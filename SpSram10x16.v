==> flow/design.v <==
module SpSram10x16 (
    input               iClk,            
    input               iRsn,            
    input               iCsn,            
    input               iWrn,            
    input       [3:0]   iAddr,           
    input      [15:0]   iWrDt,           
    output reg [15:0]   oRdDt,           
    output reg [159:0]  oCoeff           
);
    reg [15:0] rMem [0:9];
    integer i;
    always @(posedge iClk) begin
        if (!iCsn && !iWrn && iAddr < 4'd10)
            rMem[iAddr] <= iWrDt;
    end
    always @(posedge iClk or negedge iRsn) begin
        if (!iRsn) begin
            oRdDt <= 16'h0;
            oCoeff <= 160'h0;
        end
        else if (!iCsn && iWrn) begin
            if (iAddr < 4'd10) begin
                oRdDt <= rMem[iAddr];
            end
            oCoeff <= {rMem[9], rMem[8], rMem[7], rMem[6], rMem[5],
                      rMem[4], rMem[3], rMem[2], rMem[1], rMem[0]};
        end
    end
endmodule
# Step by step through the tools: SpSram10x16
# Tool output for the design above, in the order of the flow.
# Lines are those of the file above, counted from 1.
# Library cell names are shortened.
# A cell with -- has no value.
# inputs
top,SpSram10x16
clock,iClk
lib,sky130hd
pvt_corner,tt_025C_1v80

# Elaborated design
# Yosys after proc, flatten, opt, wreduce and memory -nomap, before mapping. Enables and synchronous resets that opt folds into registers are not counted as muxes. Memory bits, and registers merged into a memory's read port (data or address), are not among the register bits. Print and check cells are not counted.
# Yosys's memory passes give these memory sizes; they may raise the number of words (mostly to a power of two), join words into wider ones and drop unused or constant bits.
# op_classes
mux,3
reduce_logical,17
cmp,1
# ops
cell,n
2-to-1 mux 16 bit,1
logical NOT 1 bit,13
less-than comparator 4 bit (second input constant),1
2-to-1 mux 4 bit,1
logical AND 1 bit,3
AND reduction 2 bit,1
2-to-1 mux 1 bit,1
# bits
word_cells,22
inputBits,24
output_inout_bits,176
memories,1
ramBits,160
regBits,0
clocked_rd_ports_x_width,176
# mem_list
memory,size,width,read_ports,wr,line,source
rMem,10,16,11,1,11,reg [15:0] rMem [0:9];

# Depth
# Longest topological path by Yosys (ltp), each cell counted once; first at word level (registers and memories cut), then after technology mapping (sequential cells cut; the memories' decode and read muxes count).
# depth
ltp_word,4
ABC_AREA,1
depth_mapped,10
mapped_depth_nobuf,9

# Mapped cells and area
# Source: synth_stat.txt of the flow (Yosys; design flattened, memories mapped). It holds for the ABC_AREA given above (unset counts as 0); a run with the other value may have another netlist.
# Totals and module areas in this step are rounded.
# by_type
type,n,type_area_um2
edfxtp_1,160,4.8E+03
dfrtp_1,176,4.4E+03
nand2_1,838,3.15E+03
buf_2,40,200.192
nor2_1,49,183.926
inv_1,34,127.622
nand3_1,16,80.077
o21ai_0,16,80.077
clkbuf_1,17,63.811
buf_4,7,52.55
nor3_2,4,40.038
nor2_4,3,33.782
nor3_1,6,30.029
inv_2,5,18.768
buf_6,1,11.261
o21ai_2,1,8.758
nand2_2,1,6.256
# synth_totals
buffers,65
ffs,336
cell_count,1374
mapped_area_um2,13300
sequential_area_um2,9210

# Path before layout
# Source: OpenSTA report_checks on the synthesized netlist (no wires, ideal clock, input and output delay 20% of the period each), path of least setup slack; recovery checks are left aside. Register names are those of the netlist, which keeps one name where synthesis merged equal registers.
# synth_path
path_kind,input -> register
startpoint,in iAddr[3]
endpoint,mem rMem[1][0]
arrival_ps,2356
path_buffers,2
in_delay_ps,632
path_slack_ps,394
path_delay_ps,2133
period_ps,3160
setup_ps,409
t_required_ps,2751
stages,5
launch_ps,632
synth_period_reached_ps,2766
# "path_delay_ps" is the arrival time less input delay plus setup time.
# "stages": output pins that drive a net of the path, with the launching flip-flop's if there is one; two outputs of one cell count as two.
# "synth_period_reached_ps" = period - worst setup slack (recovery checks aside). The figure is calculated, with input and output delays left at 20% of the set period.
# Between the ends stands the longest chain of elaborated cells between them, by number of cells; it is not shown to be the way that was timed. Of several equally long chains one is given.
# Each line given opens the expression or statement behind the cell; cells for indexed reads and writes are added by Yosys, which also makes memories of some case tables.
# Only ways into the end's enable, where the timed path ends, are counted here.
# synth_between
path_cell_list,buf_4 nor2_4 buf_4 inv_1 nor3_1
elab_chain_cells,3
cells_between,4
classes_between,compare (1); mux (2); reduce/logical (1)
# synth_rtl
item,line,source
start: declaration,6,"input       [3:0]   iAddr,"
less-than comparator 4 bit,14,if (!iCsn && !iWrn && iAddr < 4'd10)
logical AND 1 bit,14,
2-to-1 mux 4 bit,14,
end: declaration,11,reg [15:0] rMem [0:9];

# Worst path after layout
# From the final timing report of flow run A: the path of least setup slack in the routed layout; clock arrival at registers is part of the times.
# The path's times are printed in steps of 10 ps; the period is the one set.
# layout_path
path_kind,input -> register
startpoint,in iAddr[3]
endpoint,mem rMem[1][14]
period_ps,3890
setup_ps,300
launch_ps,780
path_buffers,4
path_slack_ps,690
stages,7
arrival_ps,3450
in_delay_ps,780
t_required_ps,4140
# Between the ends stands the longest chain of elaborated cells between them, by number of cells; it is not shown to be the way that was timed. Of several equally long chains one is given.
# Only ways into the end's enable, where the timed path ends, are counted here.
# layout_between
path_cell_list,clkdlybuf4s50_1 buf_4 nor2_4 buf_4 inv_1 nor3_2 buf_4
elab_chain_cells,3
cells_between,4
classes_between,compare (1); mux (2); reduce/logical (1)
# layout_rtl
item,line,source
start: declaration,6,"input       [3:0]   iAddr,"
less-than comparator 4 bit,14,if (!iCsn && !iWrn && iAddr < 4'd10)
logical AND 1 bit,14,
2-to-1 mux 4 bit,14,
end: declaration,11,reg [15:0] rMem [0:9];

# Flow measurements of SpSram10x16 on sky130hd: 2 stored runs with different settings, listed in no order. Input and output delays are each 20% of the period that was set; the output load is 0.01 pF.
# "timing.achieved_period_ps" is the run's clock period less its worst setup slack. It is reckoned from that one timing run; input and output delays stay at 20% of the period that was set.
# "worstPathTime_ps" = time allowed to the worst setup path (clock period - input delay - output delay, where it has them) - its slack; a late launch clock adds to it, a late capture clock takes from it.
# "totalPower_uw": no workload was simulated; the value follows from the tool's default switching activity.
# "worstPathTime_ps" is known to 10 ps.
# The results are shown rounded.
# Settings: -- = not set for that run.
setting or result,flow run A,flow run B
period_ns,3.89,5.46
CORE_UTILIZATION,32,50
CORE_MARGIN,8,8
CELL_PAD_IN_SITES_DETAIL_PLACEMENT,2,--
ABC_AREA,1,--
GPL_TIMING_DRIVEN,0,--
GPL_ROUTABILITY_DRIVEN,0,--
CTS_CLUSTER_DIAMETER,384,--
CAP_MARGIN,25,40
MAX_ROUTING_LAYER,met5,--
SLEW_MARGIN,20,20
SETUP_SLACK_MARGIN,--,0.36
PLACE_DENSITY,--,0.7
CTS_CLUSTER_SIZE,--,62
MIN_ROUTING_LAYER,--,met1
yosys_chip_area_um2,13300,12800
worst_setup_slack_ps,692,2460
worstPathTime_ps,2420,1910
path_kind,input -> register,input -> register
totalPower_uw,8900,6130
setupTns_ps,0,0
final_util_pct,42.2,65.4
timing.achieved_period_ps,3198,3000
design.die.area_um2,48300,31000
